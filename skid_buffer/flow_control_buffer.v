==> flow/design.v <==
module flow_control_buffer #(
    parameter DATA_WIDTH   = 64,
    parameter BUFFER_DEPTH = 2
) (
    input                   clk     ,
    input                   rst_n   ,
    input  [DATA_WIDTH-1:0] data_i  ,
    input                   valid_i ,
    output                  ready_i ,
    output                  valid_o ,
    output [DATA_WIDTH-1:0] data_o  ,
    input                   ready_o
);
    reg  [DATA_WIDTH-1:0] buffer_reg [0:BUFFER_DEPTH-1];
    reg                   ptr_wr    ;
    reg                   ptr_rd    ;
    reg  [1:0]            count     ;
    wire                  empty     ;
    wire                  full      ;
    wire                  wr_en     ;
    wire                  rd_en     ;
    always @(posedge clk or negedge rst_n) begin
        if(!rst_n)
            ptr_wr <= 1'd0;
        else if(wr_en && ~full)
            ptr_wr <= ~ptr_wr;
        else
        	ptr_wr <= ptr_wr;
    end
    always @(posedge clk or negedge rst_n) begin
        if(!rst_n)
            ptr_rd <= 1'd0;
        else if(~empty && rd_en)
            ptr_rd <= ~ptr_rd;
    end
    always @(posedge clk or negedge rst_n) begin
        if(!rst_n)
            count <= 2'd0;
        else if(~empty && rd_en && wr_en && ~full)
            count <= count + 1'd1;
        else if(~empty && rd_en)
            count <= count - 1'd1;
        else if(wr_en && ~full)
            count <= count + 1'd1;
    end
    assign full = count==2'd2;
    assign empty = count==2'd0;
    always @(posedge clk or negedge rst_n) begin
        if(!rst_n) begin
            buffer_reg[0] <= {DATA_WIDTH{1'd0}};
            buffer_reg[1] <= {DATA_WIDTH{1'd0}};
        end
        else if(wr_en && ~full)
            buffer_reg[ptr_wr] <= data_i;
    end
    assign data_o = buffer_reg[ptr_rd];
    assign ready_i = ~full;
    assign wr_en = valid_i;
    assign valid_o = ~empty;
    assign rd_en = ready_o;
endmodule
From RTL to reports: flow_control_buffer. What the tools print for flow_control_buffer, step after step. Line numbers count from 1 in the design file above. Library cell names are shortened. Not given: n/a

Design top: flow_control_buffer. Clock: clk. Library: sky130hd. Timing corner: tt_025C_1v80.

After elaboration. Source: Yosys, flattened and elaborated. Widths are those after wreduce. Registers that Yosys merges into a memory's read port (data or address) are not register bits. Print and check cells do not count. Equal cells are merged and count once.

For flip-flop bits (word level) the number is 132. The figure for output and inout bits is 66. Bits of input ports: 68.

The entry for reduce/logical cells reads 8. Under multiplexer cells stands 4. The entry for bitwise logic cells reads 4. For add/sub/neg operators the number is 2. The entry for eq/ne operators reads 1.

Operators by type and width (number): case mux 64 bit (select 2 bit) (1); 2-to-1 mux 2 bit (3); logical AND 1 bit (4); inverter 1 bit (4); AND reduction 2 bit (2); nonzero test 3 bit (1); adder 2 x 1 -> 2 bit with constant B (1); subtractor 2 x 1 -> 2 bit with constant B (1); equality test 2 bit with constant B (1); zero test 2 bit (1).

Depth. Longest topological path by Yosys (ltp), each cell counted once; first at word level (registers and memories cut), then after technology mapping (sequential cells cut; the memories' decode and read muxes count).

For depth after elaboration the number is 6. The figure for ABC_AREA is 0. For mapped depth the number is 8.

Mapped cells and area. The flow's flattened synthesis, as Yosys stat reports it; memories are mapped. The netlist is that of the ABC_AREA named above (0 if unset); the other value can give another one. The area totals of this step are shown rounded.

Flip-flops: 132. Mapped cells: 362. Buffers: 21. Under synthesis area stands 0.0061 mm2.

Cell types (number): dfrtp_1 (132); mux2_2 (133); mux2_4 (60); buf_12 (7); clkbuf_8 (6); buf_2 (6); ha_1 (2); xor2_1 (2); inv_1 (4); nor2b_4 (1); nor2b_1 (2); buf_6 (1); xnor2_1 (1); nand2_2 (1); o21ai_0 (1); clkbuf_1 (1); nand2_1 (1); nor2_1 (1).

Timing after synthesis. Source: OpenSTA report_checks on the synthesized netlist (no wires, ideal clock, input and output delay 20% of the period each), path of least setup slack; recovery checks are left aside. Register names are those of the netlist, which keeps one name where synthesis merged equal registers.

Path kind: register to register. Start point: register count[0]. End point: register buffer_reg[0][0]. Under data arrival time stands 1.579 ns. Data required time: 2.195 ns. Under path buffers stands 3. The entry for stages on the path reads 9. The entry for delay of the path reads 1.704 ns. The figure for time at the first pin is 0.000 ns. The entry for path slack reads 0.616 ns. Under clock period stands 2.32 ns. The figure for synthesis period reached is 1.704 ns.

"delay of the path" is the arrival time less input delay plus setup time. "stages on the path": output pins that drive a net of the path, with the launching flip-flop's if there is one; two outputs of one cell count as two. "synthesis period reached" = period - worst setup slack (recovery checks aside). The figure is calculated, with input and output delays left at 20% of the set period. The rows between start and end are the longest chain of elaborated cells between them; the timing report does not say that the signal goes this way. Where chains are equally long, one stands for them. Each line given opens the expression or statement behind the cell; cells for indexed reads and writes are added by Yosys, which also makes memories of some case tables. A register here has more assigning lines than the two given.

Cells stage by stage: dfrtp_1 inv_1 ha_1 nor2b_1 buf_6 nor2b_4 buf_12 buf_12 mux2_4. Under length of the longest elaborated chain stands 4. The figure for elaborated cells on any way between the ends is 4. Classes of those cells: 1 x eq/ne; 1 x logic; 2 x reduce/logical.

Ends and longest elaborated chain, after synthesis: from (decl) (line 17) `reg  [1:0]            count     ;`; from (assign) (line 40) `count <= count + 1'd1;`; from (assign) (line 42) `count <= count - 1'd1;`; equality test 2 bit (line 46) `assign full = count==2'd2;`; inverter 1 bit (line 53) `else if(wr_en && ~full)`; logical AND 1 bit (line 53); AND reduction 2 bit; to (assign) (line 50) `buffer_reg[0] <= {DATA_WIDTH{1'd0}};`; to (assign) (line 54) `buffer_reg[ptr_wr] <= data_i;`; to (decl) (line 14) `reg  [DATA_WIDTH-1:0] buffer_reg [0:BUFFER_DEPTH-1];`.

Path in the finished layout. Path of least setup slack in the final report of flow run A (OpenROAD, finished layout, wires in). Where an end is a register, its clock arrival counts in the times.

Path kind: register to output. Start point: register ptr_rd. End point: output port data_o[35]. Data required time: 1.61 ns. The entry for path slack reads -0.20 ns. Under clock period stands 2.01 ns. Under data arrival time stands 1.81 ns. Under path buffers stands 4. The figure for time at the first pin is 0.42 ns. The entry for stages on the path reads 6.

The rows between start and end are the longest chain of elaborated cells between them; the timing report does not say that the signal goes this way. Where chains are equally long, one stands for them.

Cells stage by stage: dfrtp_4 buf_12 buf_12 clkbuf_16 mux2_2 buf_6. Under length of the longest elaborated chain stands 2. The figure for elaborated cells on any way between the ends is 2. Classes of those cells: 1 x mux; 1 x logic.

Ends and longest elaborated chain, after layout: from (decl) (line 16) `reg                   ptr_rd    ;`; from (assign) (line 32) `ptr_rd <= 1'd0;`; from (assign) (line 34) `ptr_rd <= ~ptr_rd;`; inverter 1 bit (line 56) `assign data_o = buffer_reg[ptr_rd];`; case mux 64 bit (select 2 bit) (line 56); to (decl) (line 11) `output [DATA_WIDTH-1:0] data_o  ,`.

Memo
Re: implementation data of flow_control_buffer

Measured results for flow_control_buffer: 2 stored runs of the Yosys and OpenROAD flow on sky130hd. The settings differ; the order carries no meaning. The constraints put input and output delay at 20% of the set period each and load the outputs with 0.01 pF. "reached clock period" = clock period - worst setup slack. The figure is calculated, with input and output delays left at 20% of the set period. "critical setup path time" is the time allowed to the run's worst setup path (the clock period less input and output delay, where it has them) less its slack. Clock arrival times count: a late capture clock shortens it, a late launch clock lengthens it. "total power of the final layout" is the tool's figure for a default switching activity; nothing was simulated. Measured values are rounded.

Files of flow run A:
==> flow/run.sh <==
#!/bin/bash
# the make line also repeats the synthesis and layout settings of config.mk as NAME=value (left out here)
make -C /OpenROAD-flow-scripts/flow DESIGN_CONFIG=/design/flow/config.mk WORK_HOME=/design/flow/orfs CLKGATE_MAP_FILE= finish
==> flow/config.mk <==
export PLATFORM = sky130hd
export DESIGN_NAME = flow_control_buffer
export DESIGN_NICKNAME = flow_control_buffer
export VERILOG_FILES = /design/flow/design.v
export SDC_FILE = /design/flow/constraint.sdc
export NUM_CORES = 4
export LEC_CHECK = 0
export ABC_AREA = 0
export CAP_MARGIN = 25
export CELL_PAD_IN_SITES_DETAIL_PLACEMENT = 2
export CORE_ASPECT_RATIO = 0.68
export CORE_MARGIN = 3
export CORE_UTILIZATION = 18
export GPL_TIMING_DRIVEN = 1
export MAX_ROUTING_LAYER = met4
export MIN_ROUTING_LAYER = met1
export PLACE_DENSITY_LB_ADDON = 0.22
export SETUP_SLACK_MARGIN = 0.36
export SLEW_MARGIN = 20
export TNS_END_PERCENT = 70
==> flow/constraint.sdc <==
create_clock -name core_clock -period 2.01 [get_ports {clk}]
set_input_delay 0.4020 -clock core_clock [delete_from_list [all_inputs] [get_ports {clk}]]
set_output_delay 0.4020 -clock core_clock [all_outputs]
set_load 0.01 [all_outputs]

Results of flow run A. The total power of the final layout is 18000 µW. The measured area of the standard cells in the finished layout is 0.0097 mm2. The reached clock period is 2.210 ns. The setup TNS stands at -6.2 ns. The critical setup path time is 1.81 ns. Class of the worst setup path: register to output. The utilization after layout stands at 30%. The netlist area reported by Yosys reads 0.0061 mm2. The worst setup slack after layout is -0.20 ns. The measured overall die area is 0.036 mm2.

Files of flow run B:
==> flow/run.sh <==
#!/bin/bash
# the make line also repeats the synthesis and layout settings of config.mk as NAME=value (left out here)
make -C /OpenROAD-flow-scripts/flow DESIGN_CONFIG=/design/flow/config.mk WORK_HOME=/design/flow/orfs CLKGATE_MAP_FILE= finish
==> flow/config.mk <==
export PLATFORM = sky130hd
export DESIGN_NAME = flow_control_buffer
export DESIGN_NICKNAME = flow_control_buffer
export VERILOG_FILES = /design/flow/design.v
export SDC_FILE = /design/flow/constraint.sdc
export NUM_CORES = 4
export LEC_CHECK = 0
export ABC_AREA = 1
export CAP_MARGIN = 25
export CELL_PAD_IN_SITES_GLOBAL_PLACEMENT = 0
export CORE_MARGIN = 9
export CORE_UTILIZATION = 20
export MAX_ROUTING_LAYER = met4
export PLACE_DENSITY_LB_ADDON = 0.22
export SLEW_MARGIN = 20
export TNS_END_PERCENT = 65
==> flow/constraint.sdc <==
create_clock -name core_clock -period 1.14 [get_ports {clk}]
set_input_delay 0.2280 -clock core_clock [delete_from_list [all_inputs] [get_ports {clk}]]
set_output_delay 0.2280 -clock core_clock [all_outputs]
set_load 0.01 [all_outputs]

Results of flow run B. The total power of the final layout is 33000 µW. The measured area of the standard cells in the finished layout is 0.011 mm2. The reached clock period is 1.753 ns. The setup TNS stands at -70 ns. The critical setup path time is 1.53 ns. Class of the worst setup path: register to output. The utilization after layout stands at 38%. The netlist area reported by Yosys reads 0.0058 mm2. The worst setup slack after layout is -0.61 ns. The measured overall die area is 0.035 mm2.
