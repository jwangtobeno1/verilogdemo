==> flow/design.v <==
`timescale 1ns/1ps
module ad_mem #(
  parameter  DATA_WIDTH = 16,
  parameter  ADDRESS_WIDTH = 5) (
  input                               clka,
  input                               wea,
  input       [(ADDRESS_WIDTH-1):0]   addra,
  input       [(DATA_WIDTH-1):0]      dina,
  input                               clkb,
  input                               reb,
  input       [(ADDRESS_WIDTH-1):0]   addrb,
  output  reg [(DATA_WIDTH-1):0]      doutb);
  (* ram_style = "block" *)
  reg         [(DATA_WIDTH-1):0]      m_ram[0:((2**ADDRESS_WIDTH)-1)];
  always @(posedge clka) begin
    if (wea == 1'b1) begin
      m_ram[addra] <= dina;
    end
  end
  always @(posedge clkb) begin
    if (reb == 1'b1) begin
      doutb <= m_ram[addrb];
    end
  end
endmodule
`timescale 1ns / 1ps
module pingpong_buf #(parameter
    WIDTH   =   8,
    DEPTH   =   16
)(
    clk         ,
    rst_n       ,
    wr_addr     ,
    wr_data     ,
    wr_en       ,
    switch_buf  ,
    cur_wr_buf  ,
    rd_addr     ,
    rd_data     
);
localparam ADDR_WIDTH = $clog2(DEPTH);
input       clk;
input       rst_n;
input   [ADDR_WIDTH-1 : 0]  wr_addr;
input   [WIDTH-1 : 0]       wr_data;
input       wr_en;
input       switch_buf;
output      cur_wr_buf;
input   [ADDR_WIDTH-1 : 0]  rd_addr;
output  [WIDTH-1 : 0]       rd_data;
reg     wr_buf; 
wire    wr_buf0_en;
wire    wr_buf1_en;
always @(posedge clk or negedge rst_n) begin
    if(!rst_n)
        wr_buf <= 'd0;
    else if(switch_buf)
        wr_buf <= ~wr_buf;
    else
        wr_buf <= wr_buf;
end
assign wr_buf0_en = (wr_buf == 1'b0) ?  1'b1 : 1'b0;
assign wr_buf1_en = (wr_buf == 1'b1) ?  1'b1 : 1'b0;
assign cur_wr_buf = wr_buf;
wire    rd_buf;
wire    [WIDTH-1 : 0]   rd_buf0_data;
wire    [WIDTH-1 : 0]   rd_buf1_data;
assign rd_buf = ~wr_buf;
assign rd_data = rd_buf ? rd_buf1_data : rd_buf0_data;
ad_mem #(
    .DATA_WIDTH(WIDTH),
    .ADDRESS_WIDTH(ADDR_WIDTH)
    )buf0_inst(
    .clka(clk),
    .wea(wr_en && wr_buf0_en),
    .addra(wr_addr),
    .dina(wr_data),
    .clkb(clk),
    .reb(1'b1),
    .addrb(rd_addr),
    .doutb(rd_buf0_data)
);
ad_mem #(
    .DATA_WIDTH(WIDTH),
    .ADDRESS_WIDTH(ADDR_WIDTH)
    )buf1_inst(
    .clka(clk),
    .wea(wr_en && wr_buf1_en),
    .addra(wr_addr),
    .dina(wr_data),
    .clkb(clk),
    .reb(1'b1),
    .addrb(rd_addr),
    .doutb(rd_buf1_data)
);
endmodule
* Step by step through the tools: pingpong_buf *
What the tools print for pingpong_buf, step after step.
Lines are those of the file above, counted from 1.
Cell names lack the library's common part.
A cell with n/a has no value.

design
  top module = pingpong_buf
  clock = clk
  library = sky130hd
  corner = tt_025C_1v80

* Word level *
Yosys after proc, flatten, opt, wreduce and memory -nomap, before mapping. Enables and synchronous resets that opt folds into registers are not counted as muxes. Memory bits, and registers merged into a memory's read port (data or address), are not among the register bits. Print and check cells are not counted. Equal cells are merged and count once.
Memory sizes are those after Yosys's memory passes, which may raise the word count (mostly to a power of two), join words into wider ones and drop unused or constant bits.

word-level totals
  register bits after elaboration = 1
  memory bits (writable) = 256
  word width x clocked read ports = 16
  memories kept = 2
  input port bits = 20
  output and inout port bits = 9
  word-level cells = 15

operators by class
  muxes and demuxes = 9
  bitwise gates (word level) = 1
  reduce/logical cells = 2

memories
  name             words  bits a word  read ports  wr ports  line  source
  buf0_inst.m_ram  16     8            1           1         14    reg         [(DATA_WIDTH-1):0]      m_ram[0:((2**ADDRESS_WIDTH)-1)];
  buf1_inst.m_ram  16     8            1           1         14

operator list
  cell               count
  8-bit 2-to-1 mux   3
  4-bit 2-to-1 mux   2
  1-bit 2-to-1 mux   4
  1-bit logical AND  2
  1-bit NOT          1

* Logic depth *
Depth = most cells in a row (Yosys ltp): at word level without a register or memory, in the mapped netlist without a sequential cell, where the memories' decode and read muxes count.

depth
  depth after elaboration = 3
  ABC_AREA = 0
  gate-level depth with buffers = 5
  mapped depth without buffers = 3

* Netlist *
Yosys stat after the flow's synthesis: flattened, memories mapped to cells. It holds for the ABC_AREA given above (unset counts as 0); a run with the other value may have another netlist.

cells by type
  type      count  total area (µm²)
  edfxtp_1  256    7.69E+03
  mux4_2    54     1.22E+03
  dfxtp_1   16     320.307
  mux4_1    10     262.752
  a22oi_1   32     240.23
  nor2_1    34     127.622
  mux2_2    8      90.086
  nand2_1   20     75.072
  buf_6     4      45.043
  clkbuf_1  9      33.782
  nor2b_1   5      31.28
  buf_4     4      30.029
  buf_2     5      25.024
  dfrtp_1   1      25.024
  nand3_1   4      20.019
  nand2b_1  2      12.512
  xor2_1    1      8.758
  clkbuf_4  1      7.507

Other cell types: 5; their cells: 5.

synthesis totals
  cell count = 471
  cell area after synthesis = 10,286.1 µm²
  sequential part of the area = 8,032.7 µm²
  flip-flop cells = 273
  buffer cells = 25

By module: a second synthesis without flattening, with its own total; a netlist apart from the flattened one above.

second synthesis, totals
  cell total of the unflattened synthesis = 472
  area total of the unflattened synthesis = 10,636.5 µm²

Rows give one instance, submodules left out.

modules
  module        times used  cells  area (µm²)  seq. area (µm²)
  ad_mem        2           229    5,227.5     4,083.9
  pingpong_buf  1           14     181.4       25.0

* Timing after synthesis *
OpenSTA on the mapped netlist: ideal clock, no wires. The path of least setup slack (recovery checks aside). Input and output delay are each 20% of the period. Register names are those of the netlist, which keeps one name where synthesis merged equal registers.

path post-synthesis
  path type = register -> register
  start = register wr_buf
  end = memory buf1_inst.m_ram[12][0]
  clock period = 2.3 ns
  setup time = 0.370 ns
  launch time at the first pin = 0.000 ns
  arrival = 1.426 ns
  required time = 1.930 ns
  path slack = 0.504 ns
  delay of the path = 1.796 ns
  stages = 4
  path buffers = 1
  synthesis period reached = 1.796 ns

"delay of the path" = arrival - input delay + setup time.
"stages" counts driving pins, that of a launching flip-flop among them; a cell with two outputs on the path counts twice.
"synthesis period reached" is the clock period less the worst setup slack; recovery checks do not enter. This is arithmetic on one report: input and output delays are still those of the set period (20% each).
Between the ends stands the longest chain of elaborated cells between them, by number of cells; it is not shown to be the way that was timed. Of several equally long chains one is given.
Each line given opens the expression or statement behind the cell; cells for indexed reads and writes are added by Yosys, which also makes memories of some case tables.
A register here has more assigning lines than the two given.
Only ways into the end's enable, where the timed path ends, are counted here.

on the way, post-synthesis
  path through = dfrtp_1 -> buf_1 -> nand4_1 -> nor2_1
  cells in the longest elaborated chain = 3
  elaborated cells on any way between the ends = 4
  RTL lines with such cells = 3
  classes of those cells = 3 x mux; 1 x reduce/logical

RTL lines, path post-synthesis
  item               line  source
  from (decl)        51    reg     wr_buf;
  from (assign)      58    wr_buf <= ~wr_buf;
  from (assign)      60    wr_buf <= wr_buf;
  1-bit 2-to-1 mux   63    assign wr_buf1_en = (wr_buf == 1'b1) ?  1'b1 : 1'b0;
  1-bit logical AND  88    .wea(wr_en && wr_buf1_en),
  4-bit 2-to-1 mux   16    if (wea == 1'b1) begin
  to (decl)          14    reg         [(DATA_WIDTH-1):0]      m_ram[0:((2**ADDRESS_WIDTH)-1)];

* Path in the finished layout *
Path of least setup slack in the final report of run 1 (OpenROAD, finished layout, wires in). Where an end is a register, its clock arrival counts in the times.

path post-layout
  path type = register -> output
  start = register wr_buf
  end = output port rd_data[2]
  clock period = 1.26 ns
  external output delay = 0.25 ns
  launch time at the first pin = 0.54 ns
  arrival = 1.56 ns
  required time = 1.01 ns
  path slack = -0.55 ns
  stages = 4
  path buffers = 2

Between the ends stands the longest chain of elaborated cells between them, by number of cells; it is not shown to be the way that was timed. Of several equally long chains one is given.
A register here has more assigning lines than the two given.

on the way, post-layout
  path through = dfrtp_2 -> buf_12 -> mux2_4 -> buf_6
  cells in the longest elaborated chain = 1
  elaborated cells on any way between the ends = 1
  RTL lines with such cells = 1
  classes of those cells = 1 x mux

RTL lines, path post-layout
  item              line  source
  from (decl)       51    reg     wr_buf;
  from (assign)     58    wr_buf <= ~wr_buf;
  from (assign)     60    wr_buf <= wr_buf;
  8-bit 2-to-1 mux  69    assign rd_data = rd_buf ? rd_buf1_data : rd_buf0_data;
  to (decl)         50    output  [WIDTH-1 : 0]       rd_data;

Subject: pingpong_buf on sky130hd, stored results

Hello all,

Flow measurements of pingpong_buf on sky130hd: 2 stored runs with different settings, listed in no order. Input and output delays are each 20% of the period that was set; the output load is 0.01 pF.
"achieved period": clock period set for the run, less the worst setup slack. It is reckoned from that one timing run; input and output delays stay at 20% of the period that was set.
Among the settings, -- means not set for that run.

name                                 run 1     run 2
period_ns                            1.26      2.84
CAP_MARGIN                           20        20
CORE_MARGIN                          2         4
CORE_UTILIZATION                     40        33
SLEW_MARGIN                          20        20
SETUP_SLACK_MARGIN                   --        0.39
PLACE_DENSITY_LB_ADDON               --        0.2
HOLD_SLACK_MARGIN                    --        -0.01
CORE_ASPECT_RATIO                    --        0.57
CELL_PAD_IN_SITES_GLOBAL_PLACEMENT   --        2
GPL_TIMING_DRIVEN                    --        0
CTS_CLUSTER_DIAMETER                 --        399
setup TNS (ns)                       -84.207   0.000
achieved period (ns)                 1.813     2.357
setup slack of the worst path (ns)   -0.553    0.483
die outline area (µm²)               27,014.2  34,170.3
utilization in the final report (%)  52.6      39.1
post-synthesis cell area (µm²)       10,286.1  10,286.1

Thanks
